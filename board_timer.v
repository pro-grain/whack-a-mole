==> flow/design.v <==
`timescale 1ns / 1ps
module board_timer(
    input clk,
    input rst_n,
    input load,
    input [27:0] loadval,
    output reg time_trigger
    );
    reg [27:0] counter;
    initial begin
        time_trigger = 0;
        counter = 0;
    end
    always @(posedge clk or negedge rst_n) begin
        if (!rst_n) begin
            counter <= 28'd0;
            time_trigger <= 1'b0;
        end else if (load) begin
            counter <= loadval;
            time_trigger <= 1'b0;
        end else if (counter > 0) begin
            counter <= counter - 1;
            time_trigger <= 1'b0;
        end else begin
            time_trigger <= 1'b1;
        end
    end
endmodule
# Step by step through the tools: board_timer
# Tool output for the design above, in the order of the flow.
# Lines are those of the file above, counted from 1.
# The mark -- stands for no value.
[setup] top="board_timer" clock_port="clk" library="sky130hd" corner="tt_025C_1v80"

# Elaborated design
# Yosys after proc, flatten, opt, wreduce and memory -nomap, before mapping. Memory bits, and registers merged into a memory's read port (data or address), are not among the register bits. Print and check cells are not counted. Equal cells are merged and count once.
[op_classes] muxes=4 reduce_and_logical=1 n_addsub=1 compare=1
[ops] cell="two-way mux 28 bit" n=2
[ops] cell="subtractor 28 x 1 -> 28 bit with constant B" n=1
[ops] cell="greater-than comparator 28 x 1 -> 1 bit with constant B" n=1
[ops] cell="nonzero test 2 bit" n=1
[ops] cell="two-way mux 1 bit" n=2
[bits] word_cells=9 output_inout_bits=1 regBits=29 in_bits=31

# Longest topological paths
# Yosys ltp: most cells in a row. Word level: on the elaborated netlist, between registers, memories and ports. Mapped: between sequential cells and ports; inverters and the memories' decode and read muxes count.
[depth] depth_word=3 ABC_AREA=0 ltp_mapped=8 ltp_nobuf=7

# Netlist
# The flow's flattened synthesis, as Yosys stat reports it; memories are mapped. The netlist is that of the ABC_AREA named above (0 if unset); the other value can give another one.
[by_type] cell="sky130_fd_sc_hd__dfrtp_1" n=29 area_total_um2=725.696
[by_type] cell="sky130_fd_sc_hd__nor2_1" n=31 area_total_um2=116.362
[by_type] cell="sky130_fd_sc_hd__xnor2_1" n=11 area_total_um2=96.342
[by_type] cell="sky130_fd_sc_hd__a21oi_1" n=17 area_total_um2=85.082
[by_type] cell="sky130_fd_sc_hd__a211oi_1" n=10 area_total_um2=75.072
[by_type] cell="sky130_fd_sc_hd__a311oi_1" n=7 area_total_um2=61.309
[by_type] cell="sky130_fd_sc_hd__o21ai_0" n=12 area_total_um2=60.058
[by_type] cell="sky130_fd_sc_hd__nor4_1" n=9 area_total_um2=56.304
[by_type] cell="sky130_fd_sc_hd__nor3_1" n=10 area_total_um2=50.048
[by_type] cell="sky130_fd_sc_hd__or3_1" n=7 area_total_um2=43.792
[by_type] cell="sky130_fd_sc_hd__o221a_1" n=3 area_total_um2=33.782
[by_type] cell="sky130_fd_sc_hd__clkbuf_1" n=7 area_total_um2=26.275
[by_type] cell="sky130_fd_sc_hd__xor2_1" n=3 area_total_um2=26.275
[by_type] cell="sky130_fd_sc_hd__ha_1" n=2 area_total_um2=25.024
[by_type] cell="sky130_fd_sc_hd__nand2_1" n=6 area_total_um2=22.522
[by_type] cell="sky130_fd_sc_hd__nand3_1" n=4 area_total_um2=20.019
[by_type] cell="sky130_fd_sc_hd__inv_1" n=5 area_total_um2=18.768
[by_type] cell="sky130_fd_sc_hd__or2_2" n=3 area_total_um2=18.768
# Not listed: further types 14, cells in them 17.
[synth_totals] mapped_cells=193 mapped_area_um2=1692.9 sequential_area_um2=725.7 flip_flops=29 buffers=12

# Worst setup path after synthesis
# Path of least setup slack by OpenSTA after synthesis, without wires, with an ideal clock, recovery checks aside; 20% of the period is set as input and as output delay. Where synthesis merged equal registers, the netlist keeps one of their names.
[synth_timing] path_type="register -> register" start="reg counter[10]" end="reg counter[9]" path_buffers=1 setup_ps=123 required_time_ps=3997 delay_ps=2428 setup_slack_ps=1692 t_arrival_ps=2305 driving_pins=8 t_first_pin_ps=0 clock_period_ps=4120 period_less_setup_slack_ps=2428
# "delay_ps" = arrival - input delay + setup time.
# "driving_pins": output pins that drive a net of the path, with the launching flip-flop's if there is one; two outputs of one cell count as two.
# "period_less_setup_slack_ps" = period - worst setup slack (recovery checks aside). The figure is calculated, with input and output delays left at 20% of the set period.
# The rows between start and end are the longest chain of elaborated cells between them; the timing report does not say that the signal goes this way. Where chains are equally long, one stands for them.
# A line is the first line of the expression or statement that the cell stems from. Yosys adds cells for indexed reads and writes and turns some case tables into memories.
# At most two assigning lines are given for a register; there are more.
[synth_between] path_cell_list="sky130_fd_sc_hd__dfrtp_1 -> sky130_fd_sc_hd__or3_4 -> sky130_fd_sc_hd__or4b_4 -> sky130_fd_sc_hd__or4_1 -> sky130_fd_sc_hd__buf_2 -> sky130_fd_sc_hd__clkinv_4 -> sky130_fd_sc_hd__a21oi_1 -> sky130_fd_sc_hd__o221a_1" elab_chain_len=3 cone_cells=4 lines_between=2 cone_classes="compare: 1; mux: 2; reduce/logical: 1"
[synth_lines] item="start, declared" line_no=9 text="reg [27:0] counter;"
[synth_lines] item="start, assigned" line_no=19 text="counter <= loadval;"
[synth_lines] item="start, assigned" line_no=22 text="counter <= counter - 1;"
[synth_lines] item="greater-than comparator 28 x 1 -> 1 bit" line_no=21 text="end else if (counter > 0) begin"
[synth_lines] item="two-way mux 28 bit" line_no=21
[synth_lines] item="two-way mux 28 bit" line_no=18 text="end else if (load) begin"
[synth_lines] item="end, assigned" line_no=19
[synth_lines] item="end, assigned" line_no=22
[synth_lines] item="end, declared" line_no=9

# Worst path after layout
# From the final timing report of stored run 1: the path of least setup slack in the routed layout; clock arrival at registers is part of the times.
# The path's times are printed in steps of 10 ps; the period is the one set.
[layout_timing] path_type="register -> register" start="reg counter[10]" end="reg counter[4]" required_time_ps=2650 t_arrival_ps=2500 setup_slack_ps=150 driving_pins=7 t_first_pin_ps=280 clock_period_ps=2510 path_buffers=1 setup_ps=130
# The rows between start and end are the longest chain of elaborated cells between them; the timing report does not say that the signal goes this way. Where chains are equally long, one stands for them.
# At most two assigning lines are given for a register; there are more.
[layout_between] path_cell_list="sky130_fd_sc_hd__dfrtp_1 -> sky130_fd_sc_hd__or3_4 -> sky130_fd_sc_hd__or4b_4 -> sky130_fd_sc_hd__or4_4 -> sky130_fd_sc_hd__buf_6 -> sky130_fd_sc_hd__a21oi_1 -> sky130_fd_sc_hd__a311oi_1" elab_chain_len=3 cone_cells=4 lines_between=2 cone_classes="compare: 1; mux: 2; reduce/logical: 1"
[layout_lines] item="start, declared" line_no=9 text="reg [27:0] counter;"
[layout_lines] item="start, assigned" line_no=19 text="counter <= loadval;"
[layout_lines] item="start, assigned" line_no=22 text="counter <= counter - 1;"
[layout_lines] item="greater-than comparator 28 x 1 -> 1 bit" line_no=21 text="end else if (counter > 0) begin"
[layout_lines] item="two-way mux 28 bit" line_no=21
[layout_lines] item="two-way mux 28 bit" line_no=18 text="end else if (load) begin"
[layout_lines] item="end, assigned" line_no=19
[layout_lines] item="end, assigned" line_no=22
[layout_lines] item="end, declared" line_no=9

# Flow runs of board_timer

Top module board_timer; platform sky130hd; tools Yosys and OpenROAD; 2 stored runs in no particular order. Input and output delays are each 20% of the period that was set; the output load is 0.01 pF.
"achieved clock period" is the run's clock period less its worst setup slack. It is reckoned from that one timing run; input and output delays stay at 20% of the period that was set.
"worst setup path time" is the time allowed to the run's worst setup path (the clock period less input and output delay, where it has them) less its slack. Clock arrival times count: a late capture clock shortens it, a late launch clock lengthens it.
"power": no workload was simulated; the value follows from the tool's default switching activity.
"worst setup path time" is known to 10 ps.
[stored run 1] settings: period_ns=2.51, SETUP_SLACK_MARGIN=0.06, CAP_MARGIN=20, CORE_MARGIN=2, CORE_UTILIZATION=40, SLEW_MARGIN=20
[stored run 1] result: chip area after synthesis (Yosys) 1692.9 sq um, die area 4768.6 sq um, standard-cell area of the final layout 2229.6 sq um, utilization 55.3 %, worst setup slack after layout 154 ps, total negative slack 0 ps, worst hold slack 525 ps, power 1120 uW, achieved clock period 2356 ps, worst setup path time 2360 ps, worst setup path kind register -> register
[stored run 2] settings: period_ns=2.89, CORE_UTILIZATION=27, PLACE_DENSITY_LB_ADDON=0.05, CORE_ASPECT_RATIO=0.57, GPL_ROUTABILITY_DRIVEN=0, SLEW_MARGIN=0, CAP_MARGIN=20, CORE_MARGIN=2
[stored run 2] result: chip area after synthesis (Yosys) 1692.9 sq um, die area 6944.4 sq um, standard-cell area of the final layout 2204.6 sq um, utilization 37.0 %, worst setup slack after layout 368 ps, total negative slack 0 ps, worst hold slack 541 ps, power 991.1 uW, achieved clock period 2522 ps, worst setup path time 2520 ps, worst setup path kind register -> register
